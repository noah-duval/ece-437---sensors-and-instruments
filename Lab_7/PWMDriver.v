==> flow/design.v <==
`timescale 1ns / 1ps
module PWMDriver 
                  (input wire CLK,
                  input wire RST,
                  input wire [11:0] DUTY_CYC,
                  output reg PWM_OUT);
     reg [11:0] counter;       
    initial begin
        counter = 12'd0;
        PWM_OUT = 1'd0;
    end
    always @(posedge CLK) begin
        if (RST) 
            counter <= 12'd0;
        else if (counter >= DUTY_CYC) begin
            counter <= counter + 12'd1;
            PWM_OUT <= 1'b0;
        end
        else if (counter < DUTY_CYC)begin
            counter <= counter + 12'd1;
            PWM_OUT <= 1'b1;
        end
    end
endmodule
# --- From RTL to reports: PWMDriver ---
# What the tools print for PWMDriver, step after step.
# Line numbers count from 1 in the design file above.
# Operators: Yosys type, input widths -> output width; for muxes data width and select width s.
# Library cell names are shortened.
setup:
  top_module: "PWMDriver"
  clock: "CLK"
  cell_library: "sky130hd"
  lib_corner: "tt_025C_1v80"

# --- After elaboration ---
# Source: Yosys, flattened and elaborated, memories not mapped. Widths are those after wreduce. Registers that Yosys merges into a memory's read port (data or address) are not register bits. Print and check cells do not count. Equal cells are merged and count once.
bits:
  ff_bits: 13
  in_bits: 14
  output_inout_bits: 1
  wordCells: 11
op_classes:
  n_addsub: 1
  compare: 2
  muxes: 3
  bitwise: 1
  reduce_and_logical: 2
ops:
  columns: ["op", "n"]
  rows:
  - ["$mux 12", 2]
  - ["$add 12x1->12 const B", 1]
  - ["$ge 12x12->1", 1]
  - ["$lt 12x12->1", 1]
  - ["$reduce_and 2->1", 1]
  - ["$reduce_bool 2->1", 1]
  - ["$not 1->1", 1]
  - ["$mux 1", 1]

# --- Longest topological paths ---
# Depth = most cells in a row (Yosys ltp): at word level without a register or memory, in the mapped netlist without a sequential cell, where the memories' decode and read muxes count.
depth:
  ltp_word: 3
  abc_area: 0
  mapped_depth: 6
  mapped_depth_nobuf: 6

# --- After synthesis ---
# Source: synth_stat.txt of the flow (Yosys; design flattened, memories mapped). It holds for the ABC_AREA given above (unset counts as 0); a run with the other value may have another netlist.
# The area totals of this step are shown rounded.
by_type:
  columns: ["type", "n", "type_area_um2"]
  rows:
  - ["dfxtp_1", 12, 240.23]
  - ["ha_1", 13, 162.656]
  - ["inv_1", 14, 52.55]
  - ["xnor2_1", 6, 52.55]
  - ["nor2_1", 10, 37.536]
  - ["edfxtp_1", 1, 30.029]
  - ["a21oi_1", 5, 25.024]
  - ["nand4_1", 4, 25.024]
  - ["nor4_2", 2, 25.024]
  - ["nor4_4", 1, 21.27]
  - ["nand3_1", 4, 20.019]
  - ["nand2_1", 5, 18.768]
  - ["nand3_4", 1, 17.517]
  - ["xor2_1", 2, 17.517]
  - ["a2111oi_2", 1, 15.014]
  - ["o21ai_0", 3, 15.014]
  - ["nor4_1", 2, 12.512]
  - ["a21o_1", 1, 7.507]
# Not listed: further types 9, cells in them 9.
mapped:
  cell_count: 96
  area_um2: 850
  ffs: 13

# --- Path before layout ---
# Source: OpenSTA report_checks on the synthesized netlist (no wires, ideal clock, input and output delay 20% of the period each), path of least setup slack; recovery checks are left aside. Register names are those of the netlist, which keeps one name where synthesis merged equal registers.
synth_timing:
  kind: "register to register"
  startpoint: "register counter[0]"
  endpoint: "register PWM_OUT"
  clock_period_ns: 1.68
  t_first_pin_ns: 0.000
  arrival_time_ns: 1.447
  required_time_ns: 1.504
  setup_slack_ns: 0.057
  delay_ns: 1.623
  driving_pins: 7
  n_path_buf: 0
  synth_period_reached_ns: 1.623
# "delay_ns" is the arrival time less input delay plus setup time.
# "driving_pins" counts driving pins, that of a launching flip-flop among them; a cell with two outputs on the path counts twice.
# "synth_period_reached_ns" is the clock period less the worst setup slack; recovery checks do not enter. This is arithmetic on one report: input and output delays are still those of the set period (20% each).
# Between the ends stands the longest chain of elaborated cells between them, by number of cells; it is not shown to be the way that was timed. Of several equally long chains one is given.
# Each line given opens the expression or statement behind the cell; cells for indexed reads and writes are added by Yosys, which also makes memories of some case tables.
# At most two assigning lines are given for a register; there are more.
# The path ends at the data pin of a flip-flop with enable; ways to the enable are not counted.
synth_between:
  cell_sequence: "dfxtp_1 > inv_1 > ha_1 > nand2b_1 > a2111oi_2 > nor4_1 > nor4_1"
  elab_chain_len: 2
  cone_cells: 3
synth_lines:
  columns: ["item", "line", "text"]
  rows:
  - ["from (decl)", 7, "reg [11:0] counter;"]
  - ["from (assign)", 16, "counter <= counter + 12'd1;"]
  - ["from (assign)", 20, "counter <= counter + 12'd1;"]
  - ["$lt 12x12->1", 19, "else if (counter < DUTY_CYC)begin"]
  - ["$mux 1", 19, null]
  - ["to (assign)", 17, "PWM_OUT <= 1'b0;"]
  - ["to (assign)", 21, "PWM_OUT <= 1'b1;"]
  - ["to (decl)", 6, "output reg PWM_OUT);"]

# --- Worst path after layout ---
# Path of least setup slack in the final report of run B (OpenROAD, finished layout, wires in). Where an end is a register, its clock arrival counts in the times.
layout_timing:
  kind: "input to register"
  startpoint: "input port DUTY_CYC[0]"
  endpoint: "register PWM_OUT"
  clock_period_ns: 2.0
  in_delay_ns: 0.40
  t_first_pin_ns: 0.40
  arrival_time_ns: 1.93
  required_time_ns: 2.10
  setup_slack_ns: 0.17
  driving_pins: 6
  n_path_buf: 1
# Between the ends stands the longest chain of elaborated cells between them, by number of cells; it is not shown to be the way that was timed. Of several equally long chains one is given.
# The path ends at the data pin of a flip-flop with enable; ways to the enable are not counted.
layout_between:
  cell_sequence: "clkdlybuf4s50_1 > ha_1 > nand2b_1 > a2111oi_2 > nor4_1 > nor4_1"
  elab_chain_len: 2
  cone_cells: 3
layout_lines:
  columns: ["item", "line", "text"]
  rows:
  - ["from (decl)", 5, "input wire [11:0] DUTY_CYC,"]
  - ["$lt 12x12->1", 19, "else if (counter < DUTY_CYC)begin"]
  - ["$mux 1", 19, null]
  - ["to (assign)", 17, "PWM_OUT <= 1'b0;"]
  - ["to (assign)", 21, "PWM_OUT <= 1'b1;"]
  - ["to (decl)", 6, "output reg PWM_OUT);"]

--- measured runs ---
Design PWMDriver on sky130hd. What follows are 2 stored runs of the flow, each under its own settings; their order means nothing. The constraints put input and output delay at 20% of the set period each and load the outputs with 0.01 pF.
"clock_period_reached_ns" means the clock period less the worst setup slack. The figure is calculated, with input and output delays left at 20% of the set period.
By "worst_path_time_ns" is meant the share of the clock period that the worst setup path is allowed (20% is reserved at inputs, 20% at outputs), minus its slack. Clock arrival times at its registers enter into it.
By "final_power_mw" is meant OpenSTA's value without simulated activity: inputs other than the clock are taken to toggle once in ten clock periods, and the tool carries that through the logic.
Measured values are rounded.

--- run A ---
==> flow/run.sh <==
#!/bin/bash
# the make line also repeats the synthesis and layout settings of config.mk as NAME=value (left out here)
make -C /OpenROAD-flow-scripts/flow DESIGN_CONFIG=/design/flow/config.mk WORK_HOME=/design/flow/orfs CLKGATE_MAP_FILE= finish
==> flow/config.mk <==
export PLATFORM = sky130hd
export DESIGN_NAME = PWMDriver
export DESIGN_NICKNAME = PWMDriver
export VERILOG_FILES = /design/flow/design.v
export SDC_FILE = /design/flow/constraint.sdc
export NUM_CORES = 4
export LEC_CHECK = 0
export CAP_MARGIN = 20
export CELL_PAD_IN_SITES_DETAIL_PLACEMENT = 2
export CORE_MARGIN = 2
export CORE_UTILIZATION = 58
export GPL_TIMING_DRIVEN = 0
export MIN_ROUTING_LAYER = met1
export PLACE_DENSITY_LB_ADDON = 0.05
export SETUP_SLACK_MARGIN = 0.23
export SLEW_MARGIN = 20
export TNS_END_PERCENT = 90
==> flow/constraint.sdc <==
create_clock -name core_clock -period 1.55 [get_ports {CLK}]
set_input_delay 0.3100 -clock core_clock [delete_from_list [all_inputs] [get_ports {CLK}]]
set_output_delay 0.3100 -clock core_clock [all_outputs]
set_load 0.01 [all_outputs]

==> results, as YAML <==
outcome: "stopped before the end: placement reported DPL-0033"

--- run B ---
==> flow/run.sh <==
#!/bin/bash
# the make line also repeats the synthesis and layout settings of config.mk as NAME=value (left out here)
make -C /OpenROAD-flow-scripts/flow DESIGN_CONFIG=/design/flow/config.mk WORK_HOME=/design/flow/orfs CLKGATE_MAP_FILE= finish
==> flow/config.mk <==
export PLATFORM = sky130hd
export DESIGN_NAME = PWMDriver
export DESIGN_NICKNAME = PWMDriver
export VERILOG_FILES = /design/flow/design.v
export SDC_FILE = /design/flow/constraint.sdc
export NUM_CORES = 4
export LEC_CHECK = 0
export CAP_MARGIN = 20
export CORE_MARGIN = 2
export CORE_UTILIZATION = 62
export SLEW_MARGIN = 20
==> flow/constraint.sdc <==
create_clock -name core_clock -period 2.0 [get_ports {CLK}]
set_input_delay 0.4000 -clock core_clock [delete_from_list [all_inputs] [get_ports {CLK}]]
set_output_delay 0.4000 -clock core_clock [all_outputs]
set_load 0.01 [all_outputs]

==> results, as YAML <==
results:
  clock_period_reached_ns: 1.831
  stdcell_area_um2: 1000
  final_power_mw: 0.51
  worst_path_time_ns: 1.43
  worst_path_kind: "input to register"
  total_die_area_um2: 1700
  ys_area_um2: 850
  tns_ns: 0.000
  fin_ws_ns: 0.17
--- end ---
